==> flow/design.v <==
module top_bit(
    input i_Clk,
    input i_Switch_1,
    input i_Switch_2,
    input i_Switch_3,
    input i_Switch_4,
    output o_LED_1,
    output o_LED_2,
    output o_LED_3,
    output o_LED_4
);
    reg [27:0] blink_cnt = 0;
    always @(posedge i_Clk) begin
        blink_cnt <= blink_cnt + 1;
    end
    assign o_LED_1 = ~blink_cnt[27];
    assign o_LED_2 = ~blink_cnt[26];
    assign o_LED_3 = ~blink_cnt[25];
    assign o_LED_4 = ~blink_cnt[24];
endmodule
Step by step through the tools: top_bit
What the tools print for top_bit, step after step. Lines are those of the file above, counted from 1. Operators carry their Yosys type and port widths (W data, S select, Z words). Cell names lack the library's common part. Not given: --

Top: top_bit. Clock: i_Clk. Library: sky130hd. Timing corner: tt_025C_1v80.

Word level
Source: Yosys, flattened and elaborated, memories not mapped. Widths are those after wreduce; folded enables and synchronous resets count as part of the registers. Registers that Yosys merges into a memory's read port (data or address) are not register bits. Print and check cells do not count. Equal cells are merged and count once.

The figure for add/subtract/negate cells is 1. For $mul the number is 0. Divide/modulo/power cells: 0. Order comparisons: 0. Equal/unequal tests: 0. For shifts and indexed selects the number is 0. The figure for multiplexer cells is 0. The entry for bitwise operators reads 4. The entry for reduce/logical cells reads 0.

Operators by type and width (count): $add A28 B1 Y28 const B (1); $not A1 Y1 (4).

For register bits after elaboration the number is 28. The entry for latch bits reads 0. Memory bits (writable): 0. Bits in read-only memories: 0. The figure for word width x clocked read ports is 0. The figure for memories is 0. For input port bits the number is 5. The figure for output and inout port bits is 4. The entry for cells after elaboration reads 6.

Depth
Depth = most cells in a row (Yosys ltp): at word level without a register or memory, in the mapped netlist without a sequential cell, where the memories' decode and read muxes count.

For depth in word-level cells the number is 1. The figure for ABC_AREA is 0. The figure for gate-level depth with buffers is 5. For mapped depth without buffers the number is 5.

Netlist
Source: synth_stat.txt of the flow (Yosys; design flattened, memories mapped). It holds for the ABC_AREA given above (unset counts as 0); a run with the other value may have another netlist. The area totals of this step are shown rounded.

For mapped cells the number is 117. For synthesis area the number is 0.001174 mm². The figure for area of sequential cells is 0.0005605 mm². Under flip-flops stands 28. The entry for buffers reads 2.

Cells by type: dfxtp_1 (count 28, area in all 560.538 µm²); xnor2_1 (count 18, area in all 157.651 µm²); nand3_1 (count 15, area in all 75.072 µm²); xor2_1 (count 8, area in all 70.067 µm²); nand4_1 (count 10, area in all 62.56 µm²); nor4_1 (count 5, area in all 31.28 µm²); nand2_1 (count 7, area in all 26.275 µm²); and3_1 (count 4, area in all 25.024 µm²); nand4_4 (count 1, area in all 21.27 µm²); nor4_4 (count 1, area in all 21.27 µm²); inv_1 (count 5, area in all 18.768 µm²); nor2_1 (count 5, area in all 18.768 µm²); and4_1 (count 2, area in all 17.517 µm²); ha_1 (count 1, area in all 12.512 µm²); nor4_2 (count 1, area in all 12.512 µm²); or3_1 (count 2, area in all 12.512 µm²); or4_4 (count 1, area in all 11.261 µm²); nor3_2 (count 1, area in all 10.01 µm²).

Other cell types: 2; their cells: 2.

Timing after synthesis
Path of least setup slack by OpenSTA after synthesis, without wires, with an ideal clock, recovery checks aside; 20% of the period is set as input and as output delay. Where synthesis merged equal registers, the netlist keeps one of their names.

Path kind: flip-flop to flip-flop. Start point: reg blink_cnt[0]. End point: reg blink_cnt[22]. The entry for period reads 1400 ps. Library setup time: 118 ps. For time at the first pin the number is 0 ps. The figure for arrival time is 1379 ps. Under required time stands 1282 ps. The entry for path slack reads -97 ps. The figure for delay of the path is 1497 ps. The entry for driving pins on the path reads 6. The figure for buffers on the path is 0. For period reached after synthesis the number is 1497 ps.

"delay of the path" = arrival - input delay + setup time. "driving pins on the path": output pins that drive a net of the path, with the launching flip-flop's if there is one; two outputs of one cell count as two. "period reached after synthesis" = period - worst setup slack (recovery checks aside). The figure is calculated, with input and output delays left at 20% of the set period. The rows between start and end are the longest chain of elaborated cells between them; the timing report does not say that the signal goes this way. Where chains are equally long, one stands for them. A line is the first line of the expression or statement that the cell stems from. Yosys adds cells for indexed reads and writes and turns some case tables into memories.

Path through: dfxtp_1 ha_1 nand3_1 nor4_2 nand4_1 xnor2_1. Under cells in the longest elaborated chain stands 1. Under elaborated cells on any way between the ends stands 1. The entry for RTL lines with such cells reads 1. Those cells by class: 1 x add/sub.

RTL lines, path post-synthesis: start, declared (line 12) `reg [27:0] blink_cnt = 0;`; start, assigned (line 14) `blink_cnt <= blink_cnt + 1;`; $add A28 B1 Y28 (line 14); end, assigned (line 14); end, declared (line 12).

Worst path after layout
Path of least setup slack in the final report of flow run A (OpenROAD, finished layout, wires in). Where an end is a register, its clock arrival counts in the times. The report prints the path's times to 10 ps; the period is as set.

Path kind: flip-flop to output port. Start point: reg blink_cnt[25]. End point: out o_LED_3. The entry for period reads 2630 ps. For external output delay the number is 530 ps. For time at the first pin the number is 320 ps. The figure for arrival time is 1310 ps. Under required time stands 2100 ps. The entry for path slack reads 790 ps. The entry for driving pins on the path reads 3. The figure for buffers on the path is 1.

The rows between start and end are the longest chain of elaborated cells between them; the timing report does not say that the signal goes this way. Where chains are equally long, one stands for them.

Path through: dfxtp_1 inv_1 clkdlybuf4s50_1. Under cells in the longest elaborated chain stands 1. Under elaborated cells on any way between the ends stands 1. The entry for RTL lines with such cells reads 1. Those cells by class: 1 x logic.

RTL lines, path after layout: start, declared (line 12) `reg [27:0] blink_cnt = 0;`; start, assigned (line 14) `blink_cnt <= blink_cnt + 1;`; $not A1 Y1 (line 18) `assign o_LED_3 = ~blink_cnt[25];`; end, declared (line 9) `output o_LED_3,`.

FLOW RESULTS
============

Settings and measured results of 2 stored flow runs for module top_bit (sky130hd), not sorted in any way. The constraints put input and output delay at 20% of the set period each and load the outputs with 0.01 pF. By "reached clock period" is meant the clock period of the run minus its worst setup slack. This is arithmetic on one report: input and output delays are still those of the set period (20% each). By "critical path time" is meant the share of the clock period that the worst setup path is allowed (20% is reserved at inputs, 20% at outputs), minus its slack. Clock arrival times at its registers enter into it. "total power of the final layout" rests on the timing tool's default activity at the inputs, not on a simulated workload. "critical path time" is known to 10 ps. Results are given in rounded form.

Files of flow run A:
==> flow/run.sh <==
#!/bin/bash
# the make line also repeats the synthesis and layout settings of config.mk as NAME=value (left out here)
make -C /OpenROAD-flow-scripts/flow DESIGN_CONFIG=/design/flow/config.mk WORK_HOME=/design/flow/orfs CLKGATE_MAP_FILE= finish
==> flow/config.mk <==
export PLATFORM = sky130hd
export DESIGN_NAME = top_bit
export DESIGN_NICKNAME = top_bit
export VERILOG_FILES = /design/flow/design.v
export SDC_FILE = /design/flow/constraint.sdc
export NUM_CORES = 4
export LEC_CHECK = 0
export CAP_MARGIN = 20
export CORE_MARGIN = 2
export CORE_UTILIZATION = 40
export SLEW_MARGIN = 20
==> flow/constraint.sdc <==
create_clock -name core_clock -period 2.63 [get_ports {i_Clk}]
set_input_delay 0.5260 -clock core_clock [delete_from_list [all_inputs] [get_ports {i_Clk}]]
set_output_delay 0.5260 -clock core_clock [all_outputs]
set_load 0.01 [all_outputs]

Results of flow run A. The post-route setup TNS is 0 ps. The measured worst hold slack after layout is 423 ps. The total power of the final layout is 0.7067 mW. The die footprint stands at 0.003383 mm². The measured setup slack of the worst path is 791 ps. The critical path time comes to 1310 ps. Critical path kind: flip-flop to output port. The final design utilization stands at 46.6%. The standard-cell area of the final layout is 0.001296 mm². The synthesis area stands at 0.001174 mm². The reached clock period is 1839 ps.

Files of flow run B:
==> flow/run.sh <==
#!/bin/bash
# the make line also repeats the synthesis and layout settings of config.mk as NAME=value (left out here)
make -C /OpenROAD-flow-scripts/flow DESIGN_CONFIG=/design/flow/config.mk WORK_HOME=/design/flow/orfs CLKGATE_MAP_FILE= finish
==> flow/config.mk <==
export PLATFORM = sky130hd
export DESIGN_NAME = top_bit
export DESIGN_NICKNAME = top_bit
export VERILOG_FILES = /design/flow/design.v
export SDC_FILE = /design/flow/constraint.sdc
export NUM_CORES = 4
export LEC_CHECK = 0
export ABC_AREA = 1
export CAP_MARGIN = 25
export CELL_PAD_IN_SITES_GLOBAL_PLACEMENT = 2
export CORE_MARGIN = 10
export CORE_UTILIZATION = 60
export GPL_ROUTABILITY_DRIVEN = 1
export MIN_ROUTING_LAYER = met1
export PLACE_DENSITY_LB_ADDON = 0.27
export SLEW_MARGIN = 30
export TNS_END_PERCENT = 45
==> flow/constraint.sdc <==
create_clock -name core_clock -period 1.29 [get_ports {i_Clk}]
set_input_delay 0.2580 -clock core_clock [delete_from_list [all_inputs] [get_ports {i_Clk}]]
set_output_delay 0.2580 -clock core_clock [all_outputs]
set_load 0.01 [all_outputs]

Outcome of flow run B: did not finish, placement stopped with FLW-0024.
